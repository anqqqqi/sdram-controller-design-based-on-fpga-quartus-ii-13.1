==> flow/design.v <==
module uart_rx(
    input wire sclk, 
    input wire s_rst_n, 
    input rs232_rx, 
    output reg [7:0] rx_data, 
    output reg po_flag
);
localparam BAUD_END = 28;
localparam BAUD_M = BAUD_END /2 -1;  
localparam BIT_END = 8;  
reg rx_r1; 
reg rx_r2; 
reg rx_r3; 
reg rx_flag ;  
reg [12:0] baud_cnt ;  
reg bit_flag ;  
reg [3:0] bit_cnt ;  
wire rx_neg;  
assign rx_neg = ~rx_r2 & rx_r3; 
always @(posedge sclk)begin
    rx_r1 <= rs232_rx;
    rx_r2 <= rx_r1; 
    rx_r3 <= rx_r2;
end
always @(posedge sclk or negedge s_rst_n)begin
    if(s_rst_n==1'b0)begin
        rx_flag <= 1'b0;
    end
    else if (rx_neg == 1'b1)begin
        rx_flag <= 1'b1;
    end
    else if (bit_cnt == 1'd0 && baud_cnt == BAUD_END)begin
        rx_flag <= 1'b0;
    end
end
always @(posedge sclk or negedge s_rst_n)begin
    if(s_rst_n==1'b0)begin
        baud_cnt <= 13'd0;
    end
    else if (baud_cnt == BAUD_END)begin
        baud_cnt <= 13'd0;
    end
    else if (rx_flag == 1'b1)begin
        baud_cnt <= baud_cnt + 1'b1;
    end
    else begin
        baud_cnt <= 13'd0;
    end
end
always @(posedge sclk or negedge s_rst_n)begin
    if(s_rst_n==1'b0)begin
        bit_flag <= 1'b0;
    end
    else if (baud_cnt == BAUD_M)begin
        bit_flag <= 1'b1;
    end
    else begin
        bit_flag <= 1'b0;
    end
end
always @(posedge sclk or negedge s_rst_n)begin
    if(s_rst_n==1'b0)begin
        bit_cnt <= 4'd0;
    end
    else if (bit_flag == 1'b1 && bit_cnt == BIT_END)begin
        bit_cnt <= 4'd0; 
    end
    else if (bit_flag == 1'b1)begin
        bit_cnt <= bit_cnt+1'b1;
    end
end
always @(posedge sclk or negedge s_rst_n)begin
    if(s_rst_n==1'b0)begin
        rx_data <= 8'd0;
    end
    else if (bit_flag == 1'b1 && bit_cnt >= 1'd1)begin 
        rx_data <= {rx_r2,rx_data[7:1]}; 
    end
end
always @(posedge sclk or negedge s_rst_n)begin
    if(s_rst_n==1'b0)begin
        po_flag <= 1'd0;
    end
    else if (bit_cnt== BIT_END && bit_flag == 1'b1)begin 
        po_flag <= 1'd1;
    end
    else begin
        po_flag <= 1'd0;
    end
end
endmodule
[Tool chain data of uart_rx]
The steps from the RTL of uart_rx to its reports follow in flow order.
Line numbers count from 1 in the design file above.
The mark -- stands for no value.
Inputs
  top module: uart_rx
  clock input: sclk
  cell library: sky130hd
  corner: tt_025C_1v80

[After elaboration]
Counts by Yosys on the flattened word-level netlist (proc, flatten, opt, wreduce; memories kept). Register bits leave out memories and registers merged into their read ports (data or address). Print and check cells are left out. Cells with the same type and inputs are merged into one.
Bit counts
  register bits after elaboration: 31
  bits of input ports: 3
  output and inout bits: 9
Operators by class
  bitwise logic cells: 2
  reductions and logical operators: 6
  order comparisons: 1
  $add $sub $neg: 2
  eq/ne operators: 3
  multiplexer cells: 8
Operators by type and width (count)
  two-way mux 13 bit: 2
  adder 13 x 1 -> 13 bit with constant B: 1
  equality test 13 x 4 -> 1 bit with constant B: 1
  equality test 13 x 5 -> 1 bit with constant B: 1
  two-way mux 4 bit: 2
  nonzero test 2 bit: 2
  adder 4 x 1 -> 4 bit with constant B: 1
  greater-or-equal comparator 4 x 1 -> 1 bit with constant B: 1
  equality test 4 bit with constant B: 1
  zero test 4 bit: 1
  two-way mux 1 bit: 4
  logical AND 1 bit: 3
  AND 1 bit: 1
  inverter 1 bit: 1

[Logic depth]
Longest topological path by Yosys (ltp), each cell counted once; first at word level (registers and memories cut), then after technology mapping (sequential cells cut; the memories' decode and read muxes count).
Logic depth
  depth after elaboration: 4
  ABC_AREA: 0
  mapped depth: 6

[Synthesis result]
Source: synth_stat.txt of the flow (Yosys; design flattened, memories mapped). It holds for the ABC_AREA given above (unset counts as 0); a run with the other value may have another netlist.
Cell types (count)
  sky130_fd_sc_hd__dfrtp_1: 28
  sky130_fd_sc_hd__xnor2_1: 11
  sky130_fd_sc_hd__mux2_2: 7
  sky130_fd_sc_hd__ha_1: 6
  sky130_fd_sc_hd__nor2_1: 18
  sky130_fd_sc_hd__dfxtp_1: 3
  sky130_fd_sc_hd__inv_1: 9
  sky130_fd_sc_hd__nand2_1: 7
  sky130_fd_sc_hd__nand3_1: 5
  sky130_fd_sc_hd__nor4_1: 4
  sky130_fd_sc_hd__o31ai_4: 1
  sky130_fd_sc_hd__xor2_1: 2
  sky130_fd_sc_hd__o21ai_4: 1
  sky130_fd_sc_hd__o21ai_0: 3
  sky130_fd_sc_hd__nand4_1: 2
  sky130_fd_sc_hd__buf_6: 1
  sky130_fd_sc_hd__mux2_1: 1
  sky130_fd_sc_hd__or4_4: 1
Other cell types: 10; their cells: 11.
Synthesis totals
  cell count: 121
  flip-flops: 31
  sequential area: 760.7 um^2
  buffer cells: 2
  mapped area: 1378.8 um^2

[Timing after synthesis]
OpenSTA on the mapped netlist: ideal clock, no wires. The path of least setup slack (recovery checks aside). Input and output delay are each 20% of the period. Register names are those of the netlist, which keeps one name where synthesis merged equal registers.
Timing after synthesis
  path type: register -> register
  start: register bit_cnt[0]
  end: register rx_data[1]
  driving pins on the path: 6
  time at the first pin: 0.000 ns
  buffers on the path: 0
  required time: 1.845 ns
  path delay: 1.732 ns
  path slack: 0.238 ns
  library setup time: 0.125 ns
  arrival time: 1.607 ns
  clock period: 1.97 ns
  period reached after synthesis: 1.732 ns
"path delay" = arrival - input delay + setup time.
"driving pins on the path": output pins that drive a net of the path, with the launching flip-flop's if there is one; two outputs of one cell count as two.
"period reached after synthesis" is the clock period less the worst setup slack; recovery checks do not enter. This is arithmetic on one report: input and output delays are still those of the set period (20% each).
The rows between start and end are the longest chain of elaborated cells between them; the timing report does not say that the signal goes this way. Where chains are equally long, one stands for them.
A line is the first line of the expression or statement that the cell stems from. Yosys adds cells for indexed reads and writes and turns some case tables into memories.
A register here has more assigning lines than the two given.
On the way, after synthesis
  cells stage by stage: sky130_fd_sc_hd__dfrtp_1 sky130_fd_sc_hd__inv_1 sky130_fd_sc_hd__ha_1 sky130_fd_sc_hd__or3b_1 sky130_fd_sc_hd__o21ai_4 sky130_fd_sc_hd__mux2_2
  cells in the longest elaborated chain: 2
  elaborated cells on any way between the ends: 2
Ends and longest elaborated chain, after synthesis
  from (decl): RTL line 17  | reg [3:0] bit_cnt ;
  from (assign): RTL line 63  | bit_cnt <= 4'd0;
  from (assign): RTL line 69  | bit_cnt <= bit_cnt+1'b1;
  greater-or-equal comparator 4 x 1 -> 1 bit: RTL line 76  | else if (bit_flag == 1'b1 && bit_cnt >= 1'd1)begin
  logical AND 1 bit: RTL line 76
  to (assign): RTL line 74  | rx_data <= 8'd0;
  to (assign): RTL line 77  | rx_data <= {rx_r2,rx_data[7:1]};
  to (decl): RTL line 5  | output reg [7:0] rx_data,

[Worst path after layout]
From the final timing report of entry A: the path of least setup slack in the routed layout; clock arrival at registers is part of the times.
Timing after layout
  path type: register -> register
  start: register bit_cnt[1]
  end: register rx_data[4]
  library setup time: 0.11 ns
  driving pins on the path: 7
  buffers on the path: 1
  time at the first pin: 0.33 ns
  arrival time: 1.93 ns
  path slack: 0.46 ns
  clock period: 2.18 ns
  required time: 2.40 ns
The rows between start and end are the longest chain of elaborated cells between them; the timing report does not say that the signal goes this way. Where chains are equally long, one stands for them.
A register here has more assigning lines than the two given.
On the way, after layout
  cells stage by stage: sky130_fd_sc_hd__dfrtp_1 sky130_fd_sc_hd__inv_2 sky130_fd_sc_hd__ha_4 sky130_fd_sc_hd__or3b_4 sky130_fd_sc_hd__o21ai_4 sky130_fd_sc_hd__buf_12 sky130_fd_sc_hd__mux2_4
  cells in the longest elaborated chain: 2
  elaborated cells on any way between the ends: 2
Ends and longest elaborated chain, after layout
  from (decl): RTL line 17  | reg [3:0] bit_cnt ;
  from (assign): RTL line 63  | bit_cnt <= 4'd0;
  from (assign): RTL line 69  | bit_cnt <= bit_cnt+1'b1;
  greater-or-equal comparator 4 x 1 -> 1 bit: RTL line 76  | else if (bit_flag == 1'b1 && bit_cnt >= 1'd1)begin
  logical AND 1 bit: RTL line 76
  to (assign): RTL line 74  | rx_data <= 8'd0;
  to (assign): RTL line 77  | rx_data <= {rx_r2,rx_data[7:1]};
  to (decl): RTL line 5  | output reg [7:0] rx_data,

FLOW RESULTS
============

Stored flow runs of uart_rx (2 of them; Yosys, OpenROAD, sky130hd). They differ in their settings and are not a sequence. Constraints: input delay and output delay 20% of the set period each, output load 0.01 pF.
By "achieved clock period" is meant the clock period of the run minus its worst setup slack. This is arithmetic on one report: input and output delays are still those of the set period (20% each).
"worst setup path time" = time allowed to the worst setup path (clock period - input delay - output delay, where it has them) - its slack; a late launch clock adds to it, a late capture clock takes from it.
By "power" is meant OpenSTA's value without simulated activity: inputs other than the clock are taken to toggle once in ten clock periods, and the tool carries that through the logic.
[entry A] settings: period_ns=2.18, CORE_UTILIZATION=48, SETUP_SLACK_MARGIN=0.55, PLACE_DENSITY_LB_ADDON=0.1, CTS_CLUSTER_SIZE=28, CTS_CLUSTER_DIAMETER=39, SLEW_MARGIN=20, MIN_ROUTING_LAYER=met2, CAP_MARGIN=20, CORE_MARGIN=2
[entry A] result: chip area after synthesis (Yosys) 1378.8 um^2, die area 3317.2 um^2, standard-cell area of the final layout 1736.7 um^2, utilization 63.5%, worst setup slack after layout 0.464 ns, total negative slack 0.000 ns, worst hold slack 0.344 ns, power 1864 µW, achieved clock period 1.716 ns, worst setup path time 1.72 ns, worst setup path kind register -> register
[entry B] settings: period_ns=1.85, CAP_MARGIN=20, CORE_MARGIN=2, CORE_UTILIZATION=40, SLEW_MARGIN=20
[entry B] result: chip area after synthesis (Yosys) 1378.8 um^2, die area 3932.5 um^2, standard-cell area of the final layout 1716.7 um^2, utilization 51.9%, worst setup slack after layout 0.056 ns, total negative slack 0.000 ns, worst hold slack 0.346 ns, power 2161 µW, achieved clock period 1.794 ns, worst setup path time 1.79 ns, worst setup path kind register -> register
