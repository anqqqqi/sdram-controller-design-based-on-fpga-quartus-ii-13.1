==> flow/design.v <==
module sdram_init(
	input					sclk			,
	input					s_rst_n		,
	output	reg		[3:0]	cmd_reg		,
	output	wire	[11:0]	sdram_addr	,
	output	wire			flag_init_end	
);
localparam	DELAY_200US	=		10000	;
localparam	NOP 		=		4'b0111	;
localparam	PRE			=		4'b0010	;
localparam	AREF		=		4'b0001	;
localparam	MSET		=		4'b0000	; 
reg		[13:0]				cnt_200us	;
wire						flag_200us	;
reg		[3:0]				cnt_cmd		;
always @(posedge sclk or negedge s_rst_n)begin  
	if(s_rst_n == 1'b0)
		cnt_200us	<=	'd0;
	else if(flag_200us == 1'b0)
		cnt_200us	<=	cnt_200us + 1'b1;
end
always @(posedge sclk or negedge s_rst_n)begin  
	if(s_rst_n == 1'b0)
		cnt_cmd	<=	'd0;
	else if(flag_200us == 1'b1 && flag_init_end == 1'b0)
		cnt_cmd	<=	cnt_cmd + 1'b1;
end
always @(posedge sclk or negedge s_rst_n)begin  
	if(s_rst_n == 1'b0)
		cmd_reg	<=	NOP;
	else if(flag_200us == 1'b1)
		case(cnt_cmd)
			0:	cmd_reg	<=	PRE;
			1:	cmd_reg	<=	AREF;
			5:	cmd_reg	<=	AREF;
			9:	cmd_reg	<=	MSET;
			default:	cmd_reg	<=	NOP;
		endcase
end
assign	flag_init_end	=	(cnt_cmd >= 'd10) ? 1'b1 : 1'b0;
assign	sdram_addr		=		(cmd_reg == MSET) ? 12'b0000_0011_0010	: 12'b0100_0000_0000	;
assign flag_200us	=	(cnt_200us >= DELAY_200US) ? 1'b1 : 1'b0;
endmodule
# == Step by step through the tools: sdram_init ==
# What the tools print for sdram_init, step after step.
# Lines are those of the file above, counted from 1.
# Not given: --
# design
top,sdram_init
clock,sclk
lib,sky130hd
corner,tt_025C_1v80

# == Elaborated design ==
# Source: Yosys, flattened and elaborated, memories not mapped. Widths are those after wreduce; folded enables and synchronous resets count as part of the registers. Registers that Yosys merges into a memory's read port (data or address) are not register bits. Print and check cells do not count. Equal cells are merged and count once.
# op_classes
n_addsub,2
muxes,4
n_cmp,2
logic,1
equal,3
reduce_logical,4
# op_table
operator,count
adder 14 x 1 -> 14 bit (second input constant),1
greater-or-equal comparator 14 bit (second input constant),1
two-way mux 11 bit,1
parallel mux 3 bit (select 3 bit),1
zero test 4 bit,2
adder 4 x 1 -> 4 bit (second input constant),1
== test 4 x 1 -> 1 bit (second input constant),1
== test 4 x 3 -> 1 bit (second input constant),1
greater-or-equal comparator 4 bit (second input constant),1
== test 4 bit (second input constant),1
OR reduction 2 bit,1
two-way mux 1 bit,2
logical AND 1 bit,1
NOT 1 bit,1
# word_totals
inputBits,2
wordCells,19
register_bits,22

# == Depth ==
# Depth = most cells in a row (Yosys ltp): at word level without a register or memory, in the mapped netlist without a sequential cell, where the memories' decode and read muxes count.
# depth
ltp_word,4
ABC_AREA,0
ltp_mapped,6

# == Synthesis result ==
# Yosys stat after the flow's synthesis: flattened, memories mapped to cells. It holds for the ABC_AREA given above (unset counts as 0); a run with the other value may have another netlist.
# The area totals of this step are shown rounded.
# types
cell,count,area_total_um2
sky130_fd_sc_hd__dfrtp_1,18,450.432
sky130_fd_sc_hd__xnor2_1,12,105.101
sky130_fd_sc_hd__buf_4,11,82.579
sky130_fd_sc_hd__dfstp_2,3,78.826
sky130_fd_sc_hd__ha_1,6,75.072
sky130_fd_sc_hd__nand2_1,10,37.536
sky130_fd_sc_hd__nand3_1,7,35.034
sky130_fd_sc_hd__inv_1,7,26.275
sky130_fd_sc_hd__nand4_1,4,25.024
sky130_fd_sc_hd__a21oi_1,4,20.019
sky130_fd_sc_hd__o21ai_0,4,20.019
sky130_fd_sc_hd__xor2_1,2,17.517
sky130_fd_sc_hd__nor3_1,3,15.014
sky130_fd_sc_hd__nor3b_1,2,15.014
sky130_fd_sc_hd__buf_6,1,11.261
sky130_fd_sc_hd__mux2_2,1,11.261
sky130_fd_sc_hd__nor2_1,3,11.261
sky130_fd_sc_hd__or3_4,1,11.261
# Other cell types: 13; their cells: 13.
# mapped
ff_cells,21
seqArea_um2,529
stdcells,112
yosys_area_um2,1130

# == Worst setup path after synthesis ==
# Source: OpenSTA report_checks on the synthesized netlist (no wires, ideal clock, input and output delay 20% of the period each), path of least setup slack; recovery checks are left aside. Register names are those of the netlist, which keeps one name where synthesis merged equal registers.
# synth_timing
path_kind,register to register
startpoint,register cnt_200us[7]
endpoint,register cnt_200us[6]
setup_ns,0.123
driving_pins,6
tclk_ns,2.13
n_path_buf,1
path_slack_ns,0.306
delay_ns,1.824
arrival_time_ns,1.701
period_less_setup_slack_ns,1.824
# "delay_ns" = arrival - input delay + setup time.
# "driving_pins" counts driving pins, that of a launching flip-flop among them; a cell with two outputs on the path counts twice.
# "period_less_setup_slack_ns" = period - worst setup slack (recovery checks aside). The figure is calculated, with input and output delays left at 20% of the set period.
# The rows between start and end are the longest chain of elaborated cells between them; the timing report does not say that the signal goes this way. Where chains are equally long, one stands for them.
# Each line given opens the expression or statement behind the cell; cells for indexed reads and writes are added by Yosys, which also makes memories of some case tables.
# synth_between
cell_sequence,sky130_fd_sc_hd__dfrtp_1 -> sky130_fd_sc_hd__or4_1 -> sky130_fd_sc_hd__a21o_1 -> sky130_fd_sc_hd__buf_6 -> sky130_fd_sc_hd__or3_4 -> sky130_fd_sc_hd__xnor2_1
elab_chain_cells,2
cells_between,2
cone_lines,1
cone_classes,compare: 1; mux: 1
# synth_rtl
element,line,rtl
start: declaration,13,reg [13:0] cnt_200us ;
start: assignment,18,cnt_200us <= 'd0;
start: assignment,20,cnt_200us <= cnt_200us + 1'b1;
greater-or-equal comparator 14 bit,42,assign flag_200us = (cnt_200us >= DELAY_200US) ? 1'b1 : 1'b0;
two-way mux 1 bit,42,
end: assignment,18,
end: assignment,20,
end: declaration,13,

# == Worst path after layout ==
# Path of least setup slack in the final report of run 2 (OpenROAD, finished layout, wires in). Where an end is a register, its clock arrival counts in the times.
# layout_timing
path_kind,register to register
startpoint,register cnt_200us[4]
endpoint,register cnt_200us[6]
path_slack_ns,-0.03
n_path_buf,0
arrival_time_ns,1.97
driving_pins,5
setup_ns,0.10
tclk_ns,1.75
# The rows between start and end are the longest chain of elaborated cells between them; the timing report does not say that the signal goes this way. Where chains are equally long, one stands for them.
# layout_between
cell_sequence,sky130_fd_sc_hd__dfrtp_1 -> sky130_fd_sc_hd__or4_4 -> sky130_fd_sc_hd__a21o_4 -> sky130_fd_sc_hd__or3_4 -> sky130_fd_sc_hd__xnor2_2
elab_chain_cells,2
cells_between,3
cone_lines,2
cone_classes,add/sub: 1; compare: 1; mux: 1
# layout_rtl
element,line,rtl
start: declaration,13,reg [13:0] cnt_200us ;
start: assignment,18,cnt_200us <= 'd0;
start: assignment,20,cnt_200us <= cnt_200us + 1'b1;
greater-or-equal comparator 14 bit,42,assign flag_200us = (cnt_200us >= DELAY_200US) ? 1'b1 : 1'b0;
two-way mux 1 bit,42,
end: assignment,18,
end: assignment,20,
end: declaration,13,

# Measured results for sdram_init: 2 stored runs of the Yosys and OpenROAD flow on sky130hd. The settings differ; the order carries no meaning. The constraints put input and output delay at 20% of the set period each and load the outputs with 0.01 pF.
# By "timing.achieved_period_ns" is meant the clock period of the run minus its worst setup slack. This is arithmetic on one report: input and output delays are still those of the set period (20% each).
# "worst_path_time_ns" = time allowed to the worst setup path (clock period - input delay - output delay, where it has them) - its slack; a late launch clock adds to it, a late capture clock takes from it.
# "power.total_mw": no workload was simulated; the value follows from the tool's default switching activity.
# Measured values are rounded.
# Among the settings, . means not set for that run.
# Results: . = not shown.
run,period_ns,CORE_UTILIZATION,SETUP_SLACK_MARGIN,PLACE_DENSITY_LB_ADDON,CELL_PAD_IN_SITES_GLOBAL_PLACEMENT,ABC_AREA,GPL_TIMING_DRIVEN,CTS_CLUSTER_SIZE,CTS_CLUSTER_DIAMETER,SLEW_MARGIN,MAX_ROUTING_LAYER,CAP_MARGIN,CORE_MARGIN,PLACE_DENSITY,CORE_ASPECT_RATIO,synth_area_um2,stdcell_area_um2,timing.achieved_period_ns,worst_setup_slack_ns,final_die_area_um2,total_negative_slack_ns,worst_path_time_ns,worst_path_kind,power.total_mw
run 1,2.14,51,0.12,0.04,3,1,1,55,57,0,met4,20,2,.,.,.,.,.,.,.,.,.,.,.
run 2,1.75,35,.,.,.,.,.,99,.,0,.,20,2,0.64,1.04,1130,1410,1.780,-0.030,3710,-0.030,1.78,register to register,0.741
# Run 1: did not finish, placement stopped with FLW-0024
